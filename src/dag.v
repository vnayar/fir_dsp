==> flow/design.v <==
module dag
  (
   input 			 clk,
   input 			 re,  
   input [2:0] 		 cbs,  
   input 			 we,  
   input [15:0] 	 base,  
   input [11:0] 	 len,
   input 			 sign,
   input [2:0] 		 expt,
   output reg [15:0] a);  
   reg [15:0] 	 cb_base[3:0];
   reg [15:0] 	 cb_top[3:0];
   reg [15:0] 	 cb_inc[3:0];
   reg [15:0]    cb_ptr[3:0];
   always @(posedge clk) begin
      if (we) begin
         a <= 16'bz;
         cb_base[cbs] <= base;
         cb_ptr[cbs] <= base;
         cb_top[cbs] <= base + {3'b0, len};
         cb_inc[cbs] = 1 << expt;  
         cb_inc[cbs] = sign ? -cb_inc[cbs] : cb_inc[cbs];
      end
      else if (re) begin
         a <= cb_ptr[cbs];
         cb_ptr[cbs] = cb_ptr[cbs] + cb_inc[cbs];  
         cb_ptr[cbs] = cb_ptr[cbs] >= cb_top[cbs] ? cb_base[cbs] : cb_ptr[cbs];
         cb_ptr[cbs] = cb_ptr[cbs] < cb_base[cbs] ? cb_top[cbs] : cb_ptr[cbs];
      end
      else
        a <= 16'bz;
   end  
endmodule  
Reports on dag
Tool output for the design above, in the order of the flow.
Lines are those of the file above, counted from 1.
Library cell names are shortened.
The mark - stands for no value.
- top module: dag
- clock port: clk
- library: sky130hd
- timing corner: tt_025C_1v80

Word-level counts
Yosys after proc, flatten, opt, wreduce and memory -nomap, before mapping. Print and check cells are not counted. Equal cells are merged and count once.
Yosys's memory passes give these memory sizes; they may raise the number of words (mostly to a power of two), join words into wider ones and drop unused or constant bits.
- div/mod/pow operators at 0
- noted equality and inequality tests: 7
- noted multipliers: 0
- $lt $le $gt $ge at 2
- bitwise operators: 0
- $add $sub $neg at 3
- multiplexer cells at 57
- reduce/logical cells: 10
- shift operators at 1
- operators by type and width (operator ; number):
    16-bit two-way mux ; 40
    16-bit parallel mux with 4-bit select ; 5
    16-bit parallel mux with 2-bit select ; 8
    16-bit parallel mux with 3-bit select ; 2
    16-bit by 12-bit adder with 16-bit output ; 1
    16-bit adder ; 1
    16-bit greater-or-equal comparator ; 1
    16-bit < comparator ; 1
    16-bit negator ; 1
    2-bit by 3-bit << shifter with 16-bit output with constant A ; 1
    3-bit OR reduction ; 4
    2-bit by 1-bit != test with 1-bit output with constant B ; 4
    2-bit AND reduction ; 4
    2-bit equality test with constant B ; 2
    2-bit by 1-bit equality test with 1-bit output with constant B ; 1
    2-bit logical NOT ; 1
    2-bit nonzero test ; 1
    2-bit two-way mux ; 1
    1-bit two-way mux ; 1
- clocked read ports x word width: 0
- word-level cells: 91
- bits in read-only memories at 0
- noted latch bits: 0
- output and inout port bits at 16
- noted memories kept: 2
- RAM bits: 128
- noted input bits: 38
- noted bits in registers: 144
- memory list (name ; words ; width ; rd ports ; write ports ; RTL line ; text):
    cb_base ; 4 ; 16 ; 1 ; 1 ; 12 ; reg [15:0] cb_base[3:0];
    cb_top ; 4 ; 16 ; 1 ; 1 ; 13 ; reg [15:0] cb_top[3:0];

Logic depth
Depth = most cells in a row (Yosys ltp): at word level without a register or memory, in the mapped netlist without a sequential cell, where the memories' decode and read muxes count.
- depth in word-level cells: 20
- noted ABC_AREA: 0
- mapped depth: 38
- mapped depth without buffers: 29

After synthesis
The flow's flattened synthesis, as Yosys stat reports it; memories are mapped. The netlist is that of the ABC_AREA named above (0 if unset); the other value can give another one.
Totals and module areas in this step are rounded.
- noted cells in the netlist: 1097
- noted buffer cells: 61
- cell area after synthesis at 14100 um^2
- sequential part of the area at 8010 um^2
- flip-flops: 272
- cell types (type ; number ; total area (um^2)):
    edfxtp_1 ; 256 ; 7.69E+03
    mux4_2 ; 61 ; 1.37E+03
    ha_1 ; 59 ; 738.208
    nand2_1 ; 147 ; 551.779
    a21oi_1 ; 84 ; 420.403
    o21ai_0 ; 73 ; 365.35
    dfxtp_1 ; 16 ; 320.307
    nor2_1 ; 58 ; 217.709
    inv_1 ; 48 ; 180.173
    a31oi_1 ; 24 ; 150.144
    mux2_2 ; 13 ; 146.39
    mux2i_1 ; 14 ; 140.134
    xnor2_1 ; 14 ; 122.618
    a21o_1 ; 16 ; 120.115
    clkbuf_1 ; 32 ; 120.115
    o21a_1 ; 13 ; 97.594
    xor2_1 ; 11 ; 96.342
    buf_2 ; 15 ; 75.072
Not listed: further types 54, cells in them 143.

Path before layout
OpenSTA on the mapped netlist: ideal clock, no wires. The path of least setup slack (recovery checks aside). Input and output delay are each 20% of the period. Register names are those of the netlist, which keeps one name where synthesis merged equal registers.
- kind: input to register
- start: input port cbs[0]
- end: register cb_ptr[0][8]
- noted path buffers: 8
- noted arrival time: 10088 ps
- stages on the path at 34
- delay of the path at 7922 ps
- external input delay: 2420 ps
- library setup time: 254 ps
- clock period at 12100 ps
- required time at 11846 ps
- slack: 1757 ps
- noted launch time at the first pin: 2420 ps
- synthesis period reached: 10343 ps
"delay of the path" = arrival - input delay + setup time.
"stages on the path" counts driving pins, that of a launching flip-flop among them; a cell with two outputs on the path counts twice.
"synthesis period reached" = period - worst setup slack (recovery checks aside). The figure is calculated, with input and output delays left at 20% of the set period.
At most two assigning lines are given for a register; there are more.
- cells stage by stage: buf_2 buf_4 buf_2 buf_2 clkbuf_8 buf_2 mux4_2 ha_1 inv_1 fa_1 and2b_1 o2111ai_1 or4b_4 nand3_1 or3b_1 ha_1 nand4_1 nor2_1 o21ai_0 o211a_1 buf_2 nor2_1 mux2_2 ha_1 and4_1 and3_1 a221oi_1 nor3b_1 o21ai_4 and2_1 buf_2 mux2i_1 a21oi_1 o21a_1
- ends and longest elaborated chain, post-synthesis (item ; RTL line ; text):
    start: declaration ; 5 ; input [2:0] cbs,
    end: assignment ; 20 ; cb_ptr[cbs] <= base;
    end: assignment ; 27 ; cb_ptr[cbs] = cb_ptr[cbs] + cb_inc[cbs];
    end: declaration ; 15 ; reg [15:0]    cb_ptr[3:0];
No chain of elaborated cells between the ends is given.

Worst path after layout
Path of least setup slack in the final report of flow run 1 (OpenROAD, finished layout, wires in). Where an end is a register, its clock arrival counts in the times.
The path's times are printed in steps of 10 ps; the period is the one set.
- kind: input to register
- start: input port cbs[1]
- end: register cb_ptr[1][15]
- library setup time: 140 ps
- clock period at 8150 ps
- required time at 8560 ps
- slack: 200 ps
- noted arrival time: 8360 ps
- stages on the path at 29
- noted path buffers: 6
- noted launch time at the first pin: 1630 ps
- external input delay: 1630 ps
At most two assigning lines are given for a register; there are more.
- cells stage by stage: buf_4 buf_12 mux4_2 ha_4 a21o_1 a21o_1 or4b_4 a2111oi_4 o21ai_2 and2_1 ha_1 a21o_1 a211oi_4 o211a_1 nor2_4 buf_4 o31ai_2 ha_1 and3_1 and3_4 a221oi_4 or3b_4 buf_4 buf_4 and4b_1 a211oi_2 buf_4 nand2_1 a21oi_1
- ends and longest elaborated chain, after layout (item ; RTL line ; text):
    start: declaration ; 5 ; input [2:0] cbs,
    end: assignment ; 20 ; cb_ptr[cbs] <= base;
    end: assignment ; 27 ; cb_ptr[cbs] = cb_ptr[cbs] + cb_inc[cbs];
    end: declaration ; 15 ; reg [15:0]    cb_ptr[3:0];
No chain of elaborated cells between the ends is given.

==> runs of dag <==
Measured results for dag: 2 stored runs of the Yosys and OpenROAD flow on sky130hd. The settings differ; the order carries no meaning. The constraints put input and output delay at 20% of the set period each and load the outputs with 0.01 pF.
By "clock period reached" is meant the clock period of the run minus its worst setup slack. This is arithmetic on one report: input and output delays are still those of the set period (20% each).
"worst setup path time": the worst setup path's part of the clock period (all of it between registers, 20% less for each end at a port) less its slack. A launch clock that arrives late makes it longer, a capture clock that arrives late makes it shorter.
"total power of the final layout" is the tool's figure for a default switching activity; nothing was simulated.
"worst setup path time" is given in steps of 10 ps.
Results are given in rounded form.

Flow run 1
Settings were period_ns = 8.15; CAP_MARGIN = 20; CORE_MARGIN = 2; CORE_UTILIZATION = 40; SLEW_MARGIN = 20
- smallest hold slack at 549 ps
- noted the clock period reached: 7949 ps
- noted the standard-cell area of the final layout: 17200 um^2
- worst setup slack after layout: 201 ps
- final setup TNS at 0 ps
- utilization after routing: 49.6%
- noted the total power of the final layout: 5100 uW
- noted the chip area in the Yosys report: 14100 um^2
- area inside the die boundary: 36700 um^2
- worst setup path time: 6320 ps
- class of the worst setup path: input to register

Flow run 2
Settings were period_ns = 9.99; CORE_UTILIZATION = 46; SETUP_SLACK_MARGIN = 1.02; PLACE_DENSITY_LB_ADDON = 0.2; TNS_END_PERCENT = 70; GPL_TIMING_DRIVEN = 1; GPL_ROUTABILITY_DRIVEN = 1; CTS_CLUSTER_SIZE = 41; CTS_CLUSTER_DIAMETER = 337; CAP_MARGIN = 25; MAX_ROUTING_LAYER = met5; CORE_MARGIN = 2; SLEW_MARGIN = 20
- smallest hold slack at 569 ps
- noted the clock period reached: 8647 ps
- noted the standard-cell area of the final layout: 15500 um^2
- worst setup slack after layout: 1340 ps
- final setup TNS at 0 ps
- utilization after routing: 51.1%
- noted the total power of the final layout: 3210 uW
- noted the chip area in the Yosys report: 14100 um^2
- area inside the die boundary: 32000 um^2
- worst setup path time: 6650 ps
- class of the worst setup path: input to register
