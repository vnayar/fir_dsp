==> flow/design.v <==
module prog_seq
  (
   input             clk, reset,
   input             we,  
   input [11:0]      iter, size,
   output reg [15:0] addr);
   reg [3:0]         stack_index;
   reg [15:0]        loop_start[3:0];
   reg [15:0]        loop_end[3:0];
   reg [11:0]        loop_iter[3:0];
   always @(posedge clk, posedge reset) begin
      if (reset) begin
         addr <= 0;
         stack_index <= 0;
      end
      else if (we) begin
         stack_index = stack_index + 1;
         loop_start[stack_index] <= addr + 1;
         loop_end[stack_index] <= addr + 1 + size;
         loop_iter[stack_index] <= iter - 1;
         addr <= addr + 1;
      end
      else begin
         if (addr == loop_end[stack_index]) begin
            if (loop_iter[stack_index] !== 0) begin
               loop_iter[stack_index] <= loop_iter[stack_index] - 1;
               addr <= loop_start[stack_index];
            end
            else begin
               stack_index <= stack_index - 1;
               addr <= addr + 1;
            end
         end
         else
           addr <= addr + 1;
      end  
   end  
endmodule  
## Tool chain data of prog_seq

Tool output for the design above, in the order of the flow.
Lines are those of the file above, counted from 1.
Cell names lack the library's common part.
Not given: -

| set-up | value |
|---|---|
| design top | prog_seq |
| clock | clk |
| library | sky130hd |
| corner | tt_025C_1v80 |

## Word level

Yosys after proc, flatten, opt, wreduce and memory -nomap, before mapping. Print and check cells are not counted. Equal cells are merged and count once.

| cells by class | value |
|---|---|
| add/sub/neg operators | 6 |
| equality and inequality tests | 13 |
| muxes and demuxes | 35 |
| bitwise operators | 1 |
| reduce/logical cells | 17 |

Operators with widths:

| cell | count |
|---|---|
| 2-to-1 mux 12 bit | 25 |
| parallel mux 16 bit (select 4 bit) | 2 |
| 2-to-1 mux 16 bit | 4 |
| parallel mux 12 bit (select 4 bit) | 1 |
| subtractor 12 x 1 -> 12 bit with constant B | 2 |
| AND reduction 5 bit | 4 |
| adder 16 x 1 -> 16 bit with constant B | 1 |
| adder 16 x 12 -> 16 bit | 1 |
| == test 16 bit | 1 |
| !== test 12 x 1 -> 1 bit with constant B | 1 |
| nonzero test 2 bit | 6 |
| AND reduction 3 bit | 4 |
| 2-to-1 mux 4 bit | 3 |
| != test 2 x 1 -> 1 bit with constant B | 4 |
| == test 2 bit with constant B | 4 |
| == test 2 x 1 -> 1 bit with constant B | 2 |
| logical NOT 2 bit | 2 |
| adder 4 x 1 -> 4 bit with constant B | 1 |
| subtractor 4 x 1 -> 4 bit with constant B | 1 |
| != test 2 bit with constant B | 1 |
| AND reduction 2 bit | 1 |
| inverter 1 bit | 1 |

| bit counts | value |
|---|---|
| bits in registers | 196 |
| bits of input ports | 27 |
| output and inout bits | 16 |
| cells after elaboration | 86 |

## Longest topological paths

Yosys ltp: most cells in a row. Word level: on the elaborated netlist, between registers, memories and ports. Mapped: between sequential cells and ports; inverters and the memories' decode and read muxes count.

| logic depth | value |
|---|---|
| depth after elaboration | 15 |
| ABC_AREA | 0 |
| gate-level depth with buffers | 12 |
| mapped depth without buffers | 11 |

## Synthesis result

Yosys stat after the flow's synthesis: flattened, memories mapped to cells. It holds for the ABC_AREA given above (unset counts as 0); a run with the other value may have another netlist.

Cells by type:

| cell type | count | total area (um^2) |
|---|---|---|
| edfxtp_1 | 176 | 5.29E+03 |
| dfrtp_1 | 18 | 450.432 |
| a222oi_1 | 41 | 410.394 |
| xnor2_1 | 44 | 385.37 |
| a21oi_1 | 50 | 250.24 |
| ha_1 | 19 | 237.728 |
| nor2_1 | 47 | 176.419 |
| nor2b_1 | 24 | 150.144 |
| a211oi_1 | 14 | 105.101 |
| mux2_4 | 6 | 90.086 |
| xor2_1 | 9 | 78.826 |
| mux2_2 | 6 | 67.565 |
| o21ai_0 | 13 | 65.062 |
| nand2_1 | 17 | 63.811 |
| nand4_1 | 10 | 62.56 |
| buf_6 | 5 | 56.304 |
| inv_1 | 15 | 56.304 |
| nand3_1 | 11 | 55.053 |

Other cell types: 32; their cells: 85.

| synthesis totals | value |
|---|---|
| mapped cells | 610 |
| mapped area | 8612.0 um^2 |
| sequential part of the area | 5735.5 um^2 |
| flip-flops | 194 |
| buffer cells | 29 |

## Worst setup path after synthesis

Path of least setup slack by OpenSTA after synthesis, without wires, with an ideal clock, recovery checks aside; 20% of the period is set as input and as output delay. Where synthesis merged equal registers, the netlist keeps one of their names.

| path post-synthesis | value |
|---|---|
| kind | reg-to-reg |
| start point | reg stack_index[0] |
| end point | reg loop_iter[3][0] |
| period | 3.82 ns |
| library setup time | 0.380 ns |
| time at the first pin | 0.000 ns |
| arrival time | 3.099 ns |
| required time | 3.440 ns |
| slack | 0.340 ns |
| path delay | 3.479 ns |
| stages on the path | 10 |
| path buffers | 4 |
| synthesis period reached | 3.48 ns |

"path delay" = arrival - input delay + setup time.
"stages on the path" counts driving pins, that of a launching flip-flop among them; a cell with two outputs on the path counts twice.
"synthesis period reached" = period - worst setup slack (recovery checks aside). The figure is calculated, with input and output delays left at 20% of the set period.
Between the ends stands the longest chain of elaborated cells between them, by number of cells; it is not shown to be the way that was timed. Of several equally long chains one is given.
Each line given opens the expression or statement behind the cell; cells for indexed reads and writes are added by Yosys, which also makes memories of some case tables.
At most two assigning lines are given for a register; there are more.
The path ends at the enable pin of a flip-flop; only ways to that pin are counted.

| on the way, post-synthesis | value |
|---|---|
| cell sequence | dfrtp_1 -> inv_1 -> ha_1 -> buf_2 -> buf_2 -> buf_1 -> buf_1 -> and2_1 -> a21oi_1 -> nor2_1 |
| cells in the longest elaborated chain | 9 |
| elaborated cells between the ends (all ways) | 18 |
| those cells by class | add/sub: 1; eq/ne: 7; mux: 5; reduce/logical: 5 |

Ends and longest elaborated chain, post-synthesis:

| item | RTL line | RTL |
|---|---|---|
| from (decl) | 7 | `reg [3:0]         stack_index;` |
| from (assign) | 17 | `stack_index = stack_index + 1;` |
| from (assign) | 30 | `stack_index <= stack_index - 1;` |
| == test 2 bit | 24 | `if (addr == loop_end[stack_index]) begin` |
| parallel mux 16 bit (select 4 bit) | 24 |  |
| 2-to-1 mux 16 bit | 16 | `else if (we) begin` |
| == test 16 bit | 24 |  |
| 2-to-1 mux 12 bit | 24 |  |
| 2-to-1 mux 12 bit | 16 |  |
| !== test 12 x 1 -> 1 bit | 25 | `if (loop_iter[stack_index] !== 0) begin` |
| nonzero test 2 bit | - |  |
| AND reduction 5 bit | - |  |
| to (assign) | 20 | `loop_iter[stack_index] <= iter - 1;` |
| to (assign) | 26 | `loop_iter[stack_index] <= loop_iter[stack_index] - 1;` |
| to (decl) | 10 | `reg [11:0]        loop_iter[3:0];` |

## Worst path after layout

From the final timing report of stored run 1: the path of least setup slack in the routed layout; clock arrival at registers is part of the times.

| path after layout | value |
|---|---|
| kind | reg-to-reg |
| start point | reg stack_index[1] |
| end point | reg loop_iter[3][8] |
| period | 4.11 ns |
| library setup time | 0.25 ns |
| time at the first pin | 0.44 ns |
| arrival time | 3.79 ns |
| required time | 4.29 ns |
| slack | 0.50 ns |
| stages on the path | 12 |
| path buffers | 3 |

Between the ends stands the longest chain of elaborated cells between them, by number of cells; it is not shown to be the way that was timed. Of several equally long chains one is given.
At most two assigning lines are given for a register; there are more.
The path ends at the enable pin of a flip-flop; only ways to that pin are counted.

| on the way, after layout | value |
|---|---|
| cell sequence | dfrtp_1 -> inv_1 -> ha_2 -> buf_4 -> buf_4 -> a222oi_1 -> a31oi_1 -> nor3_1 -> nand4b_1 -> a21oi_1 -> nor2_1 -> buf_4 |
| cells in the longest elaborated chain | 9 |
| elaborated cells between the ends (all ways) | 18 |
| those cells by class | add/sub: 1; eq/ne: 7; mux: 5; reduce/logical: 5 |

Ends and longest elaborated chain, after layout:

| item | RTL line | RTL |
|---|---|---|
| from (decl) | 7 | `reg [3:0]         stack_index;` |
| from (assign) | 17 | `stack_index = stack_index + 1;` |
| from (assign) | 30 | `stack_index <= stack_index - 1;` |
| == test 2 bit | 24 | `if (addr == loop_end[stack_index]) begin` |
| parallel mux 16 bit (select 4 bit) | 24 |  |
| 2-to-1 mux 16 bit | 16 | `else if (we) begin` |
| == test 16 bit | 24 |  |
| 2-to-1 mux 12 bit | 24 |  |
| 2-to-1 mux 12 bit | 16 |  |
| !== test 12 x 1 -> 1 bit | 25 | `if (loop_iter[stack_index] !== 0) begin` |
| nonzero test 2 bit | - |  |
| AND reduction 5 bit | - |  |
| to (assign) | 20 | `loop_iter[stack_index] <= iter - 1;` |
| to (assign) | 26 | `loop_iter[stack_index] <= loop_iter[stack_index] - 1;` |
| to (decl) | 10 | `reg [11:0]        loop_iter[3:0];` |

Hand-over note for prog_seq

Below are 2 stored runs of the flow (Yosys, OpenROAD; platform sky130hd) on prog_seq, each with its settings and what was measured, unordered. Constraints: input delay and output delay 20% of the set period each, output load 0.01 pF.
"achieved clock period": clock period set for the run, less the worst setup slack. It is reckoned from that one timing run; input and output delays stay at 20% of the period that was set.
"critical path time": the worst setup path's part of the clock period (all of it between registers, 20% less for each end at a port) less its slack. A launch clock that arrives late makes it longer, a capture clock that arrives late makes it shorter.
"total design power" is the tool's figure for a default switching activity; nothing was simulated.

#### Stored run 1

| setting | value |
|---|---|
| period_ns | `4.11` |
| SETUP_SLACK_MARGIN | `-0.22` |
| CAP_MARGIN | `20` |
| CORE_MARGIN | `2` |
| CORE_UTILIZATION | `40` |
| SLEW_MARGIN | `20` |

| result | value |
|---|---|
| cell area after synthesis | 8612.0 um^2 |
| area of the die | 22719.5 um^2 |
| std-cell area (final layout) | 9965.8 um^2 |
| final utilization | 47.3 % |
| smallest setup slack | 0.498 ns |
| sum of negative setup slack | 0.000 ns |
| worst hold slack | 0.552 ns |
| total design power | 6578 µW |
| achieved clock period | 3.612 ns |
| critical path time | 3.61 ns |
| worst setup path kind | reg-to-reg |

#### Stored run 2

| setting | value |
|---|---|
| period_ns | `5.78` |
| CORE_UTILIZATION | `45` |
| PLACE_DENSITY_LB_ADDON | `0.23` |
| CORE_ASPECT_RATIO | `0.85` |
| CORE_MARGIN | `8` |
| CELL_PAD_IN_SITES_DETAIL_PLACEMENT | `0` |
| ABC_AREA | `0` |
| CTS_CLUSTER_SIZE | `37` |
| CAP_MARGIN | `20` |
| SLEW_MARGIN | `20` |

| result | value |
|---|---|
| cell area after synthesis | 8612.0 um^2 |
| area of the die | 23835.6 um^2 |
| std-cell area (final layout) | 9887.0 um^2 |
| final utilization | 52.9 % |
| smallest setup slack | 1.894 ns |
| sum of negative setup slack | 0.000 ns |
| worst hold slack | 0.550 ns |
| total design power | 4685 µW |
| achieved clock period | 3.886 ns |
| critical path time | 3.89 ns |
| worst setup path kind | reg-to-reg |

End of note.
